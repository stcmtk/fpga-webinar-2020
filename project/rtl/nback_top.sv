==> flow/design.v <==
module debouncer #(
  parameter DB_CNT_W = 20
)(
  input  logic clk_i,
  input  logic s_rst_i,
  input  logic pin_i,
  output logic pin_state_o
);
logic [2:0] pin_d;
always_ff @( posedge clk_i )
  begin
    pin_d[0] <= pin_i;
    pin_d[1] <= pin_d[0];
    pin_d[2] <= pin_d[1];
  end
logic [DB_CNT_W-1:0] db_counter;
logic                pin_differ;
logic                db_counter_max;
assign db_counter_max = ( &db_counter );
assign pin_differ = pin_d[2] ^ pin_d[1];
always_ff @( posedge clk_i )
  if( s_rst_i )
    db_counter <= '0;
  else
    begin
      if( db_counter_max || pin_differ )
        db_counter <= '0;
      else
        db_counter <= db_counter + (DB_CNT_W)'(1);
    end
always_ff @( posedge clk_i )
  if( s_rst_i )
    pin_state_o <= 1'b0;
  else
    if( db_counter_max )
      pin_state_o <= pin_d[2];
endmodule
module led_driver #(
  parameter SYMBOL_W = 8,
  parameter LEDS_CNT = 8
)(
  input  logic                clk_i,
  input  logic                s_rst_i,
  input  logic [SYMBOL_W-1:0] current_symbol_i,
  input  logic                user_in_game_i,
  input  logic                user_win_nlost_i,
  output logic [LEDS_CNT-1:0] leds_o
);
localparam WIN_LOOSE_PAUSE   = 6250000;
localparam WIN_LOOSE_PAUSE_W = $clog2(WIN_LOOSE_PAUSE);
logic [LEDS_CNT-1:0]          leds;
logic [WIN_LOOSE_PAUSE_W-1:0] win_cnt_period;
logic [WIN_LOOSE_PAUSE_W-1:0] loose_cnt_period;
logic [LEDS_CNT-1:0] win_cnt;
logic [LEDS_CNT-1:0] loose_cnt;
always_ff @( posedge clk_i )
  begin
    if( s_rst_i )
      begin
        win_cnt_period   <= '0;
        loose_cnt_period <= '0;
      end
    else
      if( win_cnt_period == ( WIN_LOOSE_PAUSE - 1 ) )
        begin
          win_cnt_period   <= '0;
          loose_cnt_period <= '0;
        end
      else
        begin
          win_cnt_period   <= win_cnt_period   + (WIN_LOOSE_PAUSE_W)'(1);
          loose_cnt_period <= loose_cnt_period + (WIN_LOOSE_PAUSE_W)'(1);
        end
  end
always_ff @( posedge clk_i )
  begin
    if( s_rst_i )
      win_cnt <= (LEDS_CNT)'(1);
    if( win_cnt_period == ( WIN_LOOSE_PAUSE - 1 ) )
      begin
        if( win_cnt[LEDS_CNT-1] )
          begin
            win_cnt[0]            <= 1'b1;
            win_cnt[LEDS_CNT-1:1] <= '0;
          end
        else
          begin
            win_cnt[0] <= 1'b0;
            win_cnt[LEDS_CNT-1:1] <= win_cnt[LEDS_CNT-2:0];
          end
      end
  end
always_ff @( posedge clk_i )
  begin
    if( s_rst_i )
      loose_cnt <= '1;
    if( win_cnt_period == ( WIN_LOOSE_PAUSE - 1 ) )
      begin
        loose_cnt <= ~loose_cnt;
      end
  end
always_comb
  case( { user_in_game_i, user_win_nlost_i } )
    2'b11,
    2'b10:
      begin
        leds = current_symbol_i;
      end
    2'b01:
      begin
        leds = win_cnt;
      end
    2'b00:
      begin
        leds = loose_cnt;
      end
    default:
      begin
        leds = '0;
      end
  endcase
always_ff @( posedge clk_i )
  if( s_rst_i )
    leds_o <= '0;
  else
    leds_o <= leds;
endmodule
module lfsr_9bit(
  input  logic clk_i,
  input  logic s_rst_i,
  input  logic ack_i,
  output logic prbs_o
);
parameter WIDTH = 9;
parameter TAP1  = WIDTH-1;
parameter TAP2  = 4;
logic [WIDTH-1:0] prbs_state;
always_ff @( posedge clk_i )
  if( s_rst_i )
    prbs_state <= (WIDTH)'(1);
  else
    begin
      if( ack_i )
        begin
          prbs_state[0]         <= prbs_state[TAP1] ^ prbs_state[TAP2];
          prbs_state[WIDTH-1:1] <= prbs_state[WIDTH-2:0];
        end
    end
assign prbs_o = prbs_state[0];
endmodule
module nback_logic #(
  parameter N                        = 3,
  parameter SYMBOL_W                 = 7,
  parameter SYMBOL_DURATION_HW_TICKS = 3000,
  parameter PAUSE_DURATINON_HW_TICKS = 500
)(
  input  logic                clk_i,
  input  logic                s_rst_i,
  input  logic                answer_stb_i,
  input  logic                prbs_i,
  output logic                prbs_ack_o,
  output logic [SYMBOL_W-1:0] current_symbol_o,
  output logic                user_in_game_o,
  output logic                user_win_nlost_o
);
localparam PAUSE_CNT_W  = $clog2(PAUSE_DURATINON_HW_TICKS);
localparam SYMBOL_CNT_W = $clog2( SYMBOL_W );
localparam SYMBOL_DUR_W = $clog2(SYMBOL_DURATION_HW_TICKS);
logic [PAUSE_CNT_W-1:0]   pause_cnt;
logic                     pause_done;
logic [SYMBOL_W-1:0]      collected_symbol;
logic [SYMBOL_CNT_W-1:0]  symbol_cnt;
logic                     symbol_collected;
logic [SYMBOL_W-1:0]      next_symbol;
logic [N:0][SYMBOL_W-1:0] symbols_queue;
logic [$clog2(N):0]       symbols_queue_size;
logic [SYMBOL_DUR_W-1:0]  symbol_pause_cnt;
logic                     symbol_pause_done;
enum logic [2:0] {
  IDLE_S,
  PAUSE_S,
  COLLECT_PRBS_S,
  REPLACE_SYMBOL_S,
  SHIFT_SYMBOL_QUEUE_S,
  SHOW_SYNBOL_S,
  WIN_S,
  LOOSE_S
} state, next_state;
always_ff @( posedge clk_i )
  if( s_rst_i )
    state <= IDLE_S;
  else
    state <= next_state;
always_comb
  begin
    next_state = state;
    case( state )
      IDLE_S:
        begin
          if( answer_stb_i )
            next_state = PAUSE_S;
        end
      PAUSE_S:
        begin
          if( pause_done )
            next_state = COLLECT_PRBS_S;
        end
      COLLECT_PRBS_S:
        begin
          if( symbol_collected )
            next_state = REPLACE_SYMBOL_S;
        end
      REPLACE_SYMBOL_S:
        begin
          next_state = SHIFT_SYMBOL_QUEUE_S;
        end
      SHIFT_SYMBOL_QUEUE_S:
        begin
          next_state = SHOW_SYNBOL_S;
        end
      SHOW_SYNBOL_S:
        begin
          if( answer_stb_i )
            begin
              if( ( symbols_queue[0] == symbols_queue[N] ) &&
                  ( symbols_queue_size == N              ) )
                next_state = WIN_S;
              else
                next_state = LOOSE_S;
            end
          if( symbol_pause_done )
            begin
              if( ( symbols_queue[0] == symbols_queue[N] ) &&
                  ( symbols_queue_size == N              ) )
                next_state = LOOSE_S;
              else
                next_state = PAUSE_S;
            end
        end
      WIN_S,
      LOOSE_S:
        begin
          if( symbol_pause_done )
            next_state = IDLE_S;
        end
      default:
        begin
          next_state = IDLE_S;
        end
    endcase
  end
always_ff @( posedge clk_i )
  if( state == PAUSE_S )
    pause_cnt <= pause_cnt + (PAUSE_CNT_W)'(1);
  else
    pause_cnt <= '0;
assign pause_done = ( pause_cnt == ( PAUSE_DURATINON_HW_TICKS - 1 ) );
always_ff @( posedge clk_i )
  if( state == COLLECT_PRBS_S )
    begin
      collected_symbol[0]            <= prbs_i;
      collected_symbol[SYMBOL_W-1:1] <= collected_symbol[SYMBOL_W-2:0];
    end
assign prbs_ack_o = (state == COLLECT_PRBS_S);
always_ff @( posedge clk_i )
  if( state == COLLECT_PRBS_S )
    symbol_cnt <= symbol_cnt + (SYMBOL_CNT_W)'(1);
  else
    symbol_cnt <= '0;
assign symbol_collected = ( symbol_cnt == ( SYMBOL_W - 1 ) );
always_ff @( posedge clk_i )
  if( state == REPLACE_SYMBOL_S )
    begin
      if( ( symbols_queue_size == N ) && ( collected_symbol[1:0] == 2'b00 ) )
        next_symbol <= symbols_queue[N-1];
      else
        next_symbol <= collected_symbol;
    end
always_ff @( posedge clk_i )
  if( s_rst_i )
    symbols_queue_size <= '0;
  else
    if( state == IDLE_S )
      symbols_queue_size <= '0;
    else
      if( state == SHIFT_SYMBOL_QUEUE_S )
        if( symbols_queue_size != N )
          symbols_queue_size <= symbols_queue_size + ($clog2(N))'(1);
always_ff @( posedge clk_i )
  if( state == SHIFT_SYMBOL_QUEUE_S )
    begin
      symbols_queue[0]   <= next_symbol;
      symbols_queue[N:1] <= symbols_queue[N-1:0];
    end
always_ff @( posedge clk_i )
  if( state != next_state )
    symbol_pause_cnt <= '0;
  else
    begin
      if( ( state == SHOW_SYNBOL_S ) ||
          ( state == WIN_S         ) ||
          ( state == LOOSE_S       ) )
          symbol_pause_cnt <= symbol_pause_cnt + (SYMBOL_DUR_W)'(1);
    end
assign symbol_pause_done = ( symbol_pause_cnt == SYMBOL_DURATION_HW_TICKS - 1 );
always_comb
  begin
    current_symbol_o = '0;
    user_in_game_o   = 1'b0;
    user_win_nlost_o = 1'b0;
    case( state )
      IDLE_S:
        begin
          user_in_game_o   = 1'b0;
          user_win_nlost_o = 1'b0;
         end
      PAUSE_S,
      COLLECT_PRBS_S,
      REPLACE_SYMBOL_S,
      SHIFT_SYMBOL_QUEUE_S:
        begin
          user_in_game_o   = 1'b1;
          current_symbol_o = '0;
        end
      SHOW_SYNBOL_S:
        begin
          user_in_game_o   = 1'b1;
          current_symbol_o = symbols_queue[0];
        end
      WIN_S:
        begin
          user_in_game_o   = 1'b0;
          user_win_nlost_o = 1'b1;
        end
      LOOSE_S:
        begin
          user_in_game_o   = 1'b0;
          user_win_nlost_o = 1'b0;
        end
      default:
        begin
          current_symbol_o = '0;
          user_in_game_o   = 1'b0;
          user_win_nlost_o = 1'b0;
        end
    endcase
  end
endmodule
module nback_top (
  input  logic       clk_50_mhz_i,
  input  logic       key_0_i,
  input  logic       key_1_i,
  output logic [7:0] leds_o
);
logic [1:0] pin_1_d;
logic       s_rst;
logic       user_answer;
logic       user_answer_stb;
logic      key_0_inv;
logic      key_1_inv;
assign key_0_inv = !key_0_i;
assign key_1_inv = !key_1_i;
always_ff @( posedge clk_50_mhz_i )
  begin
    pin_1_d[0] <= key_1_inv;
    pin_1_d[1] <= pin_1_d[0];
  end
assign s_rst = pin_1_d[1];
debouncer #(
  .DB_CNT_W      ( 10              )
) db_inst (
  .clk_i         ( clk_50_mhz_i    ),
  .s_rst_i       ( s_rst           ),
  .pin_i         ( key_0_inv       ),
  .pin_state_o   ( user_answer     )
);
posedge_detector pd_inst(
  .clk_i         ( clk_50_mhz_i    ),
  .d_i           ( user_answer     ),
  .posedge_stb_o ( user_answer_stb )
);
logic prbs_ack;
logic prbs;
logic [7:0] current_symbol;
logic       user_in_game;
logic       user_win_nlost;
nback_logic #(
  .N                        ( 3              ),
  .SYMBOL_W                 ( 8              ),
  .SYMBOL_DURATION_HW_TICKS ( 200000000      ),  
  .PAUSE_DURATINON_HW_TICKS ( 200000000      )   
) nback_inst (
  .clk_i                    ( clk_50_mhz_i   ),
  .s_rst_i                  ( s_rst          ),
  .answer_stb_i             ( user_answer    ),
  .prbs_i                   ( prbs           ),
  .prbs_ack_o               ( prbs_ack       ),
  .current_symbol_o         ( current_symbol ),
  .user_in_game_o           ( user_in_game   ),
  .user_win_nlost_o         ( user_win_nlost )
);
lfsr_9bit prbs_inst(
 .clk_i   ( clk_50_mhz_i ),
 .s_rst_i ( s_rst        ),
 .ack_i   ( prbs_ack     ),
 .prbs_o  ( prbs         )
);
led_driver #(
  .SYMBOL_W         ( 8              ),
  .LEDS_CNT         ( 8              )
) leds_inst (
  .clk_i            ( clk_50_mhz_i   ),
  .s_rst_i          ( s_rst          ),
  .current_symbol_i ( current_symbol ),
  .user_in_game_i   ( user_in_game   ),
  .user_win_nlost_i ( user_win_nlost ),
  .leds_o           ( leds_o         )
);
endmodule
module posedge_detector (
  input  clk_i,
  input  d_i,
  output posedge_stb_o
);
logic d_delay;
always_ff @( posedge clk_i )
  d_delay <= d_i;
assign posedge_stb_o = d_i && !d_delay;
endmodule
; Reports on nback_top
; What the tools print for nback_top, step after step.
; Line numbers count from 1 in the design file above.
; Library cell names are shortened.
; The mark -- stands for no value.
[setup]
top_module = nback_top
clock_port = clk_50_mhz_i
lib = sky130hd
lib_corner = tt_025C_1v80

; Elaborated design
; Counts by Yosys on the flattened word-level netlist (proc, flatten, opt, wreduce; memories kept). Register bits leave out memories and registers merged into their read ports (data or address). Print and check cells are left out.
[bits]
rom_bits = 0
in_bits = 3
word_cells = 91
ff_bits = 185
clocked_rd_ports_x_width = 0
ram_bits = 0
mem_count = 0
latch_bits = 0
[op_classes]
equal = 18
shift = 0
compare = 0
n_logic = 3
n_div = 0
n_mul = 0
reduce_and_logical = 22
mux = 22
n_addsub = 6
[op_table]
columns = op, count
row1 = adder 28 x 1 -> 28 bit (second input constant), 2
row2 = == test 28 bit (second input constant), 2
row3 = case mux 8 bit (select 3 bit), 1
row4 = two-way mux 8 bit, 3
row5 = adder 23 x 1 -> 23 bit (second input constant), 1
row6 = == test 23 bit (second input constant), 1
row7 = case mux 3 bit (select 7 bit), 1
row8 = two-way mux 7 bit, 3
row9 = two-way mux 3 bit, 7
row10 = case mux 8 bit (select 2 bit), 1
row11 = == test 3 bit (second input constant), 5
row12 = OR reduction 7 bit, 2
row13 = adder 10 x 1 -> 10 bit (second input constant), 1
row14 = AND reduction 10 bit, 1
row15 = OR reduction 2 bit, 5
row16 = == test 3 x 2 -> 1 bit (second input constant), 3
row17 = == test 8 bit, 1
row18 = inverter 8 bit, 1
row19 = adder 3 x 1 -> 3 bit (second input constant), 2
row20 = OR reduction 5 bit, 1
row21 = == test 2 bit (second input constant), 2
row22 = logical NOT 2 bit, 2
row23 = case mux 1 bit (select 2 bit), 2
row24 = two-way mux 1 bit, 4
row25 = logical OR 1 bit, 3
row26 = == test 3 x 1 -> 1 bit (second input constant), 1
row27 = != test 3 x 2 -> 1 bit (second input constant), 1
row28 = != test 3 bit, 1
; Other operator kinds: 8; their cells: 11.

; Longest topological paths
; Longest topological path by Yosys (ltp), each cell counted once; first at word level (registers and memories cut), then after technology mapping (sequential cells cut; the memories' decode and read muxes count).
[logic_depth]
ltp_word = 7
abc_area = 0
mapped_depth = 9

; Mapped cells and area
; Yosys stat after the flow's synthesis: flattened, memories mapped to cells. It holds for the ABC_AREA given above (unset counts as 0); a run with the other value may have another netlist.
[types]
columns = cell, count, area_total_um2
row1 = dfxtp_1, 121, 2.42E+03
row2 = edfxtp_1, 64, 1.92E+03
row3 = xnor2_1, 51, 446.678
row4 = nor2_1, 97, 364.099
row5 = xor2_1, 40, 350.336
row6 = nand2_1, 79, 296.534
row7 = nor4_1, 41, 256.496
row8 = nand3_1, 37, 185.178
row9 = ha_1, 8, 100.096
row10 = mux2i_1, 9, 90.086
row11 = nor3_1, 18, 90.086
row12 = and3_1, 14, 87.584
row13 = inv_1, 21, 78.826
row14 = a22oi_1, 10, 75.072
row15 = nand4_1, 12, 75.072
row16 = a21oi_1, 14, 70.067
row17 = and2_1, 11, 68.816
row18 = mux2_2, 6, 67.565
; Other cell types: 32; their cells: 81.
[mapped]
mapped_cells = 734
seqArea_um2 = 4344.2
flip_flops = 185
area_um2 = 7592.3
buf_cells = 27
; By module: a second synthesis without flattening, with its own total; a netlist apart from the flattened one above.
[hier_totals]
hier_cells = 736
area_unflattened_um2 = 7708.6
; Each row is one instance without its submodules.
[modules]
columns = mod, mod_area_um2, n_cells, mod_seq_area_um2, n_inst
row1 = nback_logic, 4797.1, 450, 2742.6, 1
row2 = led_driver, 1980.6, 195, 1101.1, 1
row3 = debouncer (DB_CNT_W=10), 553.0, 56, 280.3, 1
row4 = lfsr_9bit, 330.3, 31, 180.2, 1
row5 = nback_top, 47.5, 4, 40.0, 1

; Timing after synthesis
; Path of least setup slack by OpenSTA after synthesis, without wires, with an ideal clock, recovery checks aside; 20% of the period is set as input and as output delay. Where synthesis merged equal registers, the netlist keeps one of their names.
[synth_path]
path_type = register to register
start = reg leds_inst.win_cnt_period[0]
end = reg leds_inst.loose_cnt[0]
setup_ps = 350
slack_ps = 1817
clock_period_ps = 4030
required_time_ps = 3680
t_first_pin_ps = 0
path_stages = 8
delay_ps = 2213
path_buffers = 2
t_arrival_ps = 1863
period_less_setup_slack_ps = 2213
; "delay_ps" is the arrival time less input delay plus setup time.
; "path_stages" counts driving pins, that of a launching flip-flop among them; a cell with two outputs on the path counts twice.
; "period_less_setup_slack_ps" = period - worst setup slack (recovery checks aside). The figure is calculated, with input and output delays left at 20% of the set period.
; Between the ends stands the longest chain of elaborated cells between them, by number of cells; it is not shown to be the way that was timed. Of several equally long chains one is given.
; Each line given opens the expression or statement behind the cell; cells for indexed reads and writes are added by Yosys, which also makes memories of some case tables.
; At most two assigning lines are given for a register; there are more.
; Only ways into the end's enable, where the timed path ends, are counted here.
[synth_between]
path_cell_list = dfxtp_1 -> ha_1 -> and3_1 -> nand4_1 -> nor3_2 -> or2_2 -> clkbuf_1 -> buf_2
elab_chain_len = 2
[synth_lines]
columns = item, line_no
row1 = from (decl), 52  ; logic [WIN_LOOSE_PAUSE_W-1:0] win_cnt_period;
row2 = from (assign), 60  ; win_cnt_period   <= '0;
row3 = from (assign), 71  ; win_cnt_period   <= win_cnt_period   + (WIN_LOOSE_PAUSE_W)'(1);
row4 = == test 23 bit, 97  ; if( win_cnt_period == ( WIN_LOOSE_PAUSE - 1 ) )
row5 = nonzero test 2 bit, --
row6 = to (assign), 96  ; loose_cnt <= '1;
row7 = to (assign), 99  ; loose_cnt <= ~loose_cnt;
row8 = to (decl), 55  ; logic [LEDS_CNT-1:0] loose_cnt;

; Top module nback_top; platform sky130hd; tools Yosys and OpenROAD; 2 stored runs in no particular order. Input and output delays are each 20% of the period that was set; the output load is 0.01 pF.

[flow run 1: settings]
period_ns = 4.04
CORE_UTILIZATION = 62
PLACE_DENSITY_LB_ADDON = 0.13
CORE_ASPECT_RATIO = 1.62
CORE_MARGIN = 4
CELL_PAD_IN_SITES_DETAIL_PLACEMENT = 2
MAX_ROUTING_LAYER = met5
CAP_MARGIN = 20
SLEW_MARGIN = 20
[flow run 1: results]
outcome = unfinished; tool error in placement

[flow run 2: settings]
period_ns = 3.95
CORE_UTILIZATION = 54
SETUP_SLACK_MARGIN = -0.12
PLACE_DENSITY = 0.42
CORE_ASPECT_RATIO = 1.63
CORE_MARGIN = 9
CELL_PAD_IN_SITES_GLOBAL_PLACEMENT = 3
CELL_PAD_IN_SITES_DETAIL_PLACEMENT = 1
ABC_AREA = 1
CAP_MARGIN = 20
SLEW_MARGIN = 20
[flow run 2: results]
outcome = unfinished; error GPL-0301 in placement
