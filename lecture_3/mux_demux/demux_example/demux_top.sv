==> flow/design.v <==
module demux #(
  parameter OUT_CNT = 2,
  parameter DATA_W  = 7
)(
  input  logic [DATA_W-1:0]              data_i,
  input  logic [$clog2(OUT_CNT)-1:0]     sel_i,
  output logic [OUT_CNT-1:0][DATA_W-1:0] demuxed_out_o
);
always_comb
  begin
    demuxed_out_o = '0;
    demuxed_out_o[ sel_i ] = data_i;
  end
endmodule
module demux_top(
  input  logic       clk_i,
  input  logic       sel_i,
  input  logic [7:0] data_in_i,
  output logic [7:0] data_0_o,
  output logic [7:0] data_1_o
);
logic [7:0]      data_in;
logic            sel_in;
logic [1:0][7:0] data_out;
always_ff @( posedge clk_i )
  begin
    data_in <= data_in_i;
    sel_in  <= sel_i;
  end
demux #(
  .OUT_CNT       ( 2          ),
  .DATA_W        ( 8          )
) mux_ins (
  .data_i        ( data_in    ),
  .sel_i         ( sel_in     ),
  .demuxed_out_o ( data_out   )
);
always_ff @( posedge clk_i )
  begin
    data_0_o <= data_out[0];
    data_1_o <= data_out[1];
  end
endmodule
# Tool chain data of demux_top
# The steps from the RTL of demux_top to its reports follow in flow order.
# Lines are those of the file above, counted from 1.
# A cell with - has no value.
[design]
top_module = "demux_top"
clk_port = "clk_i"
library = "sky130hd"
lib_corner = "tt_025C_1v80"

# After elaboration
# Source: Yosys, flattened and elaborated, memories not mapped. Widths are those after wreduce; folded enables and synchronous resets count as part of the registers. Registers that Yosys merges into a memory's read port (data or address) are not register bits. Print and check cells do not count. Equal cells are merged and count once.
[op_classes]
n_mux = 0
mul = 0
n_logic = 0
reduce_logical = 0
n_shift = 1
n_div = 0
equal = 0
compare = 0
n_addsub = 1
[ops]
columns = ["cell", "n"]
rows = [
  ["negation 4 -> 33 bit", 1],
  ["variable shift 8 x 33 -> 16 bit", 1],
]
[bits]
latch_bits = 0
clocked_rd_ports_x_width = 0
rom_bits = 0
wordCells = 6
inputBits = 10
regBits = 25
ram_bits = 0
output_inout_bits = 16
memories = 0

# Depth
# Depth = most cells in a row (Yosys ltp): at word level without a register or memory, in the mapped netlist without a sequential cell, where the memories' decode and read muxes count.
[logic_depth]
word_depth = 2
abc_area = 0
ltp_mapped = 2
depth_no_buf = 1

# Synthesis result
# The flow's flattened synthesis, as Yosys stat reports it; memories are mapped. The netlist is that of the ABC_AREA named above (0 if unset); the other value can give another one.
# Totals and module areas in this step are rounded.
[by_type]
columns = ["cell_type", "n", "type_area_um2"]
rows = [
  ["sky130_fd_sc_hd__dfxtp_1", 25, 500.48],
  ["sky130_fd_sc_hd__and2_1", 8, 50.048],
  ["sky130_fd_sc_hd__and2b_1", 6, 45.043],
  ["sky130_fd_sc_hd__nor2b_1", 2, 12.512],
  ["sky130_fd_sc_hd__buf_6", 1, 11.261],
]
[mapped]
buffers = 1
stdcells = 42
seqArea_mm2 = 0.0005
flip_flops = 25
synth_area_mm2 = 0.000619
# By module: a second synthesis without flattening, with its own total; a netlist apart from the flattened one above.
[hier_totals]
cells_unflattened = 42
area_unflattened_mm2 = 0.000619
# Each row is one instance without its submodules.
[by_module]
columns = ["mod", "n_cells", "mod_area_mm2", "seq_area_mm2", "n_inst"]
rows = [
  ["demux_top", 25, 0.0005, 0.0005, 1],
  ["demux", 17, 0.000119, 0, 1],
]

# Timing after synthesis
# Path of least setup slack by OpenSTA after synthesis, without wires, with an ideal clock, recovery checks aside; 20% of the period is set as input and as output delay. Where synthesis merged equal registers, the netlist keeps one of their names.
[synth_timing]
path_kind = "register to register"
startpoint = "reg sel_in"
endpoint = "reg data_1_o[7]"
launch_ns = 0.000
delay_ns = 0.702
clock_period_ns = 0.766
path_buffers = 1
t_required_ns = 0.651
t_arrival_ns = 0.587
setup_time_ns = 0.115
slack_ns = 0.064
driving_pins = 3
period_less_setup_slack_ns = 0.702
# "delay_ns" = arrival - input delay + setup time.
# "driving_pins" counts driving pins, that of a launching flip-flop among them; a cell with two outputs on the path counts twice.
# "period_less_setup_slack_ns" is the clock period less the worst setup slack; recovery checks do not enter. This is arithmetic on one report: input and output delays are still those of the set period (20% each).
# Between the ends stands the longest chain of elaborated cells between them, by number of cells; it is not shown to be the way that was timed. Of several equally long chains one is given.
# A line is the first line of the expression or statement that the cell stems from. Yosys adds cells for indexed reads and writes and turns some case tables into memories.
[synth_via]
cell_sequence = "sky130_fd_sc_hd__dfxtp_1 sky130_fd_sc_hd__buf_6 sky130_fd_sc_hd__and2_1"
elab_chain_len = 2
cone_cells = 2
lines_between = 1
cone_classes = "1 x add/sub; 1 x shift"
[synth_rtl]
columns = ["item", "line_no", "rtl"]
rows = [
  ["start, declared", 23, "logic            sel_in;"],
  ["start, assigned", 28, "sel_in  <= sel_i;"],
  ["negation 4 -> 33 bit", 12, "demuxed_out_o[ sel_i ] = data_i;"],
  ["variable shift 8 x 33 -> 16 bit", 12, ""],
  ["end, assigned", 41, "data_1_o <= data_out[1];"],
  ["end, declared", 20, "output logic [7:0] data_1_o"],
]

# Worst path after layout
# From the final timing report of flow run 1: the path of least setup slack in the routed layout; clock arrival at registers is part of the times.
[layout_timing]
path_kind = "register to output"
startpoint = "reg data_0_o[7]"
endpoint = "out data_0_o[7]"
driving_pins = 2
t_arrival_ns = 0.74
output_delay_ns = 0.16
slack_ns = -0.09
clock_period_ns = 0.821
t_required_ns = 0.66
launch_ns = 0.30
path_buffers = 1
[layout_via]
cell_sequence = "sky130_fd_sc_hd__dfxtp_2 sky130_fd_sc_hd__buf_6"
elab_chain_len = 0
cone_cells = 0
lines_between = 0
[layout_rtl]
columns = ["item", "line_no", "rtl"]
rows = [
  ["start, declared", 19, "output logic [7:0] data_0_o,"],
  ["start, assigned", 40, "data_0_o <= data_out[0];"],
  ["end, declared", 19, ""],
]

# Record of 2 stored runs of the RTL-to-layout flow on demux_top, platform sky130hd. The runs are unordered. Constraints: input delay and output delay 20% of the set period each, output load 0.01 pF.
# "timing.achieved_period_ns" is the run's clock period less its worst setup slack. It is reckoned from that one timing run; input and output delays stay at 20% of the period that was set.
# "timing.worst_path_ns" is the time allowed to the run's worst setup path (the clock period less input and output delay, where it has them) less its slack. Clock arrival times count: a late capture clock shortens it, a late launch clock lengthens it.
# By "final_power_mw" is meant OpenSTA's value without simulated activity: inputs other than the clock are taken to toggle once in ten clock periods, and the tool carries that through the logic.
# Values from the reports are rounded here.

[[run]]
name = "flow run 1"
[run.settings]
period_ns = 0.821
SETUP_SLACK_MARGIN = -0.02
CAP_MARGIN = 20
CORE_MARGIN = 2
CORE_UTILIZATION = 40
SLEW_MARGIN = 20
[run.results]
setup_tns_ns = -1.32
worst_hold_slack_ns = 0.292
timing.worst_path_ns = 0.74
worstPathKind = "register to output"
synthArea_mm2 = 0.000619
timing.achieved_period_ns = 0.907
finish.stdcell_area_mm2 = 0.000862
final_power_mw = 1.96
die_mm2 = 0.00188
finish.utilization_pct = 58.6
worst_setup_slack_ns = -0.086

[[run]]
name = "flow run 2"
[run.settings]
period_ns = 0.579
CORE_UTILIZATION = 67
SETUP_SLACK_MARGIN = -0.0
PLACE_DENSITY_LB_ADDON = 0.26
HOLD_SLACK_MARGIN = -0.08
CELL_PAD_IN_SITES_GLOBAL_PLACEMENT = 1
GPL_ROUTABILITY_DRIVEN = 0
CTS_CLUSTER_DIAMETER = 101
CAP_MARGIN = 15
SLEW_MARGIN = 10
MIN_ROUTING_LAYER = "met2"
CORE_MARGIN = 2
[run.results]
outcome = "no results, floorplanning failed with PDN-0185"
