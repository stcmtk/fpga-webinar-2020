==> flow/design.v <==
module memory #(
  parameter ADDR_W = 5,
  parameter DATA_W = 10
)(
  input logic               clk_i,
  input logic [DATA_W-1:0]  d_i,
  input logic [ADDR_W-1:0]  write_address_i,
  input logic [ADDR_W-1:0]  read_address_i,
  input logic               we_i,
  output logic [DATA_W-1:0] q_o
);
logic [DATA_W-1:0] mem [2**ADDR_W-1:0];
always_ff @( posedge clk_i )
  begin
    if( we_i )
      mem[write_address_i] <= d_i;
    q_o <= mem[read_address_i];
 end
endmodule
module memory_top(
  input logic        clk_i,
  input logic [9:0]  d_i,
  input logic [4:0]  write_address_i,
  input logic [4:0]  read_address_i,
  input logic        we_i,
  output logic [9:0] q_o
);
logic [9:0]  d;
logic [4:0]  write_address;
logic [4:0]  read_address;
logic        we;
logic [9:0]  q;
always_ff @( posedge clk_i )
  begin
    d             <= d_i;
    write_address <= write_address_i;
    read_address  <= read_address_i;
    we            <= we_i;
  end
memory #(
  .ADDR_W          ( 5             ),
  .DATA_W          ( 10            )
) mem_ins (
  .clk_i           ( clk_i         ),
  .d_i             ( d             ),
  .write_address_i ( write_address ),
  .read_address_i  ( read_address  ),
  .we_i            ( we            ),
  .q_o             ( q             )
);
always_ff @( posedge clk_i )
  q_o <= q;
endmodule
# ---- Step by step through the tools: memory_top
# Tool output for the design above, in the order of the flow.
# Line numbers count from 1 in the design file above.
# Operators carry their Yosys type and port widths (W data, S select, Z words).
# A cell with - has no value.
dict set report design {
  top_module {memory_top}
  clock {clk_i}
  lib {sky130hd}
  corner {tt_025C_1v80}
}

# ---- Word level
# Counts by Yosys on the flattened word-level netlist (proc, flatten, opt, wreduce; memories kept). Register bits leave out memories and registers merged into their read ports (data or address); mux counts leave out enables and synchronous resets folded into registers. Print and check cells are left out. Cells with the same type and inputs are merged into one.
# Yosys's memory passes give these memory sizes; they may raise the number of words (mostly to a power of two), join words into wider ones and drop unused or constant bits.
dict set report bits {
  regBits 31
  latch_bits 0
  ramBits 320
  romBits 0
  clocked_rd_ports_x_width 10
  n_memories 1
  in_bits 22
  output_inout_bits 10
  word_cells 9
}
dict set report classes {
  n_addsub 0
  n_mul 0
  div 0
  compare 0
  eq_ne 0
  shift 0
  mux 3
  bitwise 0
  reduce_and_logical 0
}
# memory size width read_ports write_ports line_no
set mem_list {}
lappend mem_list {mem_ins.mem 32 10 1 1 12} ;# logic [DATA_W-1:0] mem [2**ADDR_W-1:0];
# op n
set op_table {}
lappend op_table {{$mux W10} 1}
lappend op_table {{$mux W5} 1}
lappend op_table {{$mux W1} 1}

# ---- Longest topological paths
# Depth = most cells in a row (Yosys ltp): at word level without a register or memory, in the mapped netlist without a sequential cell, where the memories' decode and read muxes count.
dict set report logic_depth {
  word_depth 1
  abc_area 0
  ltp_mapped 7
  ltp_nobuf 5
}

# ---- After synthesis
# Source: synth_stat.txt of the flow (Yosys; design flattened, memories mapped). It holds for the ABC_AREA given above (unset counts as 0); a run with the other value may have another netlist.
# type n type_area_um2
set by_type {}
lappend by_type {sky130_fd_sc_hd__edfxtp_1 320 9.61E+03}
lappend by_type {sky130_fd_sc_hd__mux2i_1 160 1.6E+03}
lappend by_type {sky130_fd_sc_hd__dfxtp_1 41 820.787}
lappend by_type {sky130_fd_sc_hd__a22oi_1 40 300.288}
lappend by_type {sky130_fd_sc_hd__a22o_1 20 175.168}
lappend by_type {sky130_fd_sc_hd__buf_12 7 140.134}
lappend by_type {sky130_fd_sc_hd__nor2_1 34 127.622}
lappend by_type {sky130_fd_sc_hd__nand3_1 22 110.106}
lappend by_type {sky130_fd_sc_hd__a21oi_1 20 100.096}
lappend by_type {sky130_fd_sc_hd__nor3_2 9 90.086}
lappend by_type {sky130_fd_sc_hd__buf_6 7 78.826}
lappend by_type {sky130_fd_sc_hd__nand2_1 21 78.826}
lappend by_type {sky130_fd_sc_hd__buf_2 13 65.062}
lappend by_type {sky130_fd_sc_hd__a31oi_1 10 62.56}
lappend by_type {sky130_fd_sc_hd__nand4_1 10 62.56}
lappend by_type {sky130_fd_sc_hd__nand3b_1 5 37.536}
lappend by_type {sky130_fd_sc_hd__buf_4 4 30.029}
lappend by_type {sky130_fd_sc_hd__clkbuf_1 7 26.275}
# Other cell types: 10; their cells: 14.
dict set report mapped {
  cell_count 764
  synth_area_um2 13614.3
  sequential_area_um2 10430.0
  ff_cells 361
  buffers 41
}
# By module: a second synthesis without flattening, with its own total; a netlist apart from the flattened one above.
dict set report hier_totals {
  cells_unflattened 764
  hier_area_um2 13614.3
}
# Each row is one instance without its submodules.
# mod n_inst cells area_um2 seq_area_um2
set by_module {}
lappend by_module {memory 1 733 12993.7 9809.4}
lappend by_module {memory_top 1 31 620.6 620.6}

# ---- Worst setup path after synthesis
# Source: OpenSTA report_checks on the synthesized netlist (no wires, ideal clock, input and output delay 20% of the period each), path of least setup slack; recovery checks are left aside. Register names are those of the netlist, which keeps one name where synthesis merged equal registers.
dict set report synth_timing {
  path_kind {reg2reg}
  from {reg write_address[4]}
  to {mem mem_ins.mem[18][0]}
  clock_period_ps 2220
  setup_ps 376
  launch_ps 0
  arrival_ps 1361
  required_time_ps 1844
  setup_slack_ps 483
  delay_ps 1737
  path_stages 3
  n_path_buf 0
  period_less_setup_slack_ps 1737
}
# "delay_ps" = arrival - input delay + setup time.
# "path_stages": output pins that drive a net of the path, with the launching flip-flop's if there is one; two outputs of one cell count as two.
# "period_less_setup_slack_ps" is the clock period less the worst setup slack; recovery checks do not enter. This is arithmetic on one report: input and output delays are still those of the set period (20% each).
# Between the ends stands the longest chain of elaborated cells between them, by number of cells; it is not shown to be the way that was timed. Of several equally long chains one is given.
# Each line given opens the expression or statement behind the cell; cells for indexed reads and writes are added by Yosys, which also makes memories of some case tables.
dict set report synth_via {
  cell_sequence {sky130_fd_sc_hd__dfxtp_1 -> sky130_fd_sc_hd__or3b_2 -> sky130_fd_sc_hd__nor2_1}
  elab_chain_cells 1
  cells_between 1
  lines_between 1
  cone_classes {mux: 1}
}
# item line_no
set synth_rtl {}
lappend synth_rtl {{start, declared} 29} ;# logic [4:0]  write_address;
lappend synth_rtl {{start, assigned} 36} ;# write_address <= write_address_i;
lappend synth_rtl {{$mux W5} 15} ;# if( we_i )
lappend synth_rtl {{end, declared} 12} ;# logic [DATA_W-1:0] mem [2**ADDR_W-1:0];

# ---- Timing after layout
# Path of least setup slack in the final report of record 1 (OpenROAD, finished layout, wires in). Where an end is a register, its clock arrival counts in the times.
# The path's times are printed in steps of 10 ps; the period is the one set.
dict set report layout_timing {
  path_kind {reg2reg}
  from {reg read_address[0]}
  to {reg mem_ins.q_o[6]}
  clock_period_ps 1980
  setup_ps 140
  launch_ps 550
  arrival_ps 2230
  required_time_ps 2380
  setup_slack_ps 150
  path_stages 7
  n_path_buf 1
}
dict set report layout_via {
  cell_sequence {sky130_fd_sc_hd__dfxtp_1 -> sky130_fd_sc_hd__nor2b_4 -> sky130_fd_sc_hd__buf_4 -> sky130_fd_sc_hd__a22o_1 -> sky130_fd_sc_hd__nor3_2 -> sky130_fd_sc_hd__a31oi_1 -> sky130_fd_sc_hd__nand3_1}
}
# item line_no
set layout_rtl {}
lappend layout_rtl {{start, declared} 30} ;# logic [4:0]  read_address;
lappend layout_rtl {{start, assigned} 37} ;# read_address  <= read_address_i;
lappend layout_rtl {{end, declared} 10} ;# output logic [DATA_W-1:0] q_o
# Chain of elaborated cells between the ends: none given.

# Flow measurements of memory_top on sky130hd: 2 stored runs with different settings, listed in no order. Input and output delays are each 20% of the period that was set; the output load is 0.01 pF.
# "achievedPeriod_ps" means the clock period less the worst setup slack. The figure is calculated, with input and output delays left at 20% of the set period.
# "critical_path_time_ps" = time allowed to the worst setup path (clock period - input delay - output delay, where it has them) - its slack; a late launch clock adds to it, a late capture clock takes from it.
# "totalPower_uw" is the tool's figure for a default switching activity; nothing was simulated.
# "critical_path_time_ps" is known to 10 ps.
run="record 1" settings period_ns=1.98 CORE_UTILIZATION=27 SETUP_SLACK_MARGIN=0.05 PLACE_DENSITY_LB_ADDON=0.15 CORE_ASPECT_RATIO=0.83 GPL_ROUTABILITY_DRIVEN=0 CTS_CLUSTER_DIAMETER=225 SLEW_MARGIN=20 CAP_MARGIN=20 CORE_MARGIN=2
run="record 1" results post_route_util_frac=0.334 ys_area_um2=13614.3 holdWs_ps=279 worstSetupSlack_ps=150 final_cell_area_um2=16532.1 critical_path_time_ps=1830 critical_path_type="reg2reg" totalPower_uw=16467 fin_tns_ps=0 achievedPeriod_ps=1830 design.die.area_um2=52242.8
run="record 2" settings period_ns=1.55 CORE_UTILIZATION=36 SETUP_SLACK_MARGIN=-0.1 PLACE_DENSITY_LB_ADDON=0.13 HOLD_SLACK_MARGIN=0.08 CELL_PAD_IN_SITES_DETAIL_PLACEMENT=2 TNS_END_PERCENT=25 ABC_AREA=1 CAP_MARGIN=20 CORE_MARGIN=2 SLEW_MARGIN=20
run="record 2" results post_route_util_frac=0.447 ys_area_um2=13950.9 holdWs_ps=190 worstSetupSlack_ps=-170 final_cell_area_um2=17195.2 critical_path_time_ps=1720 critical_path_type="reg2reg" totalPower_uw=22148 fin_tns_ps=-947 achievedPeriod_ps=1720 design.die.area_um2=40342.7
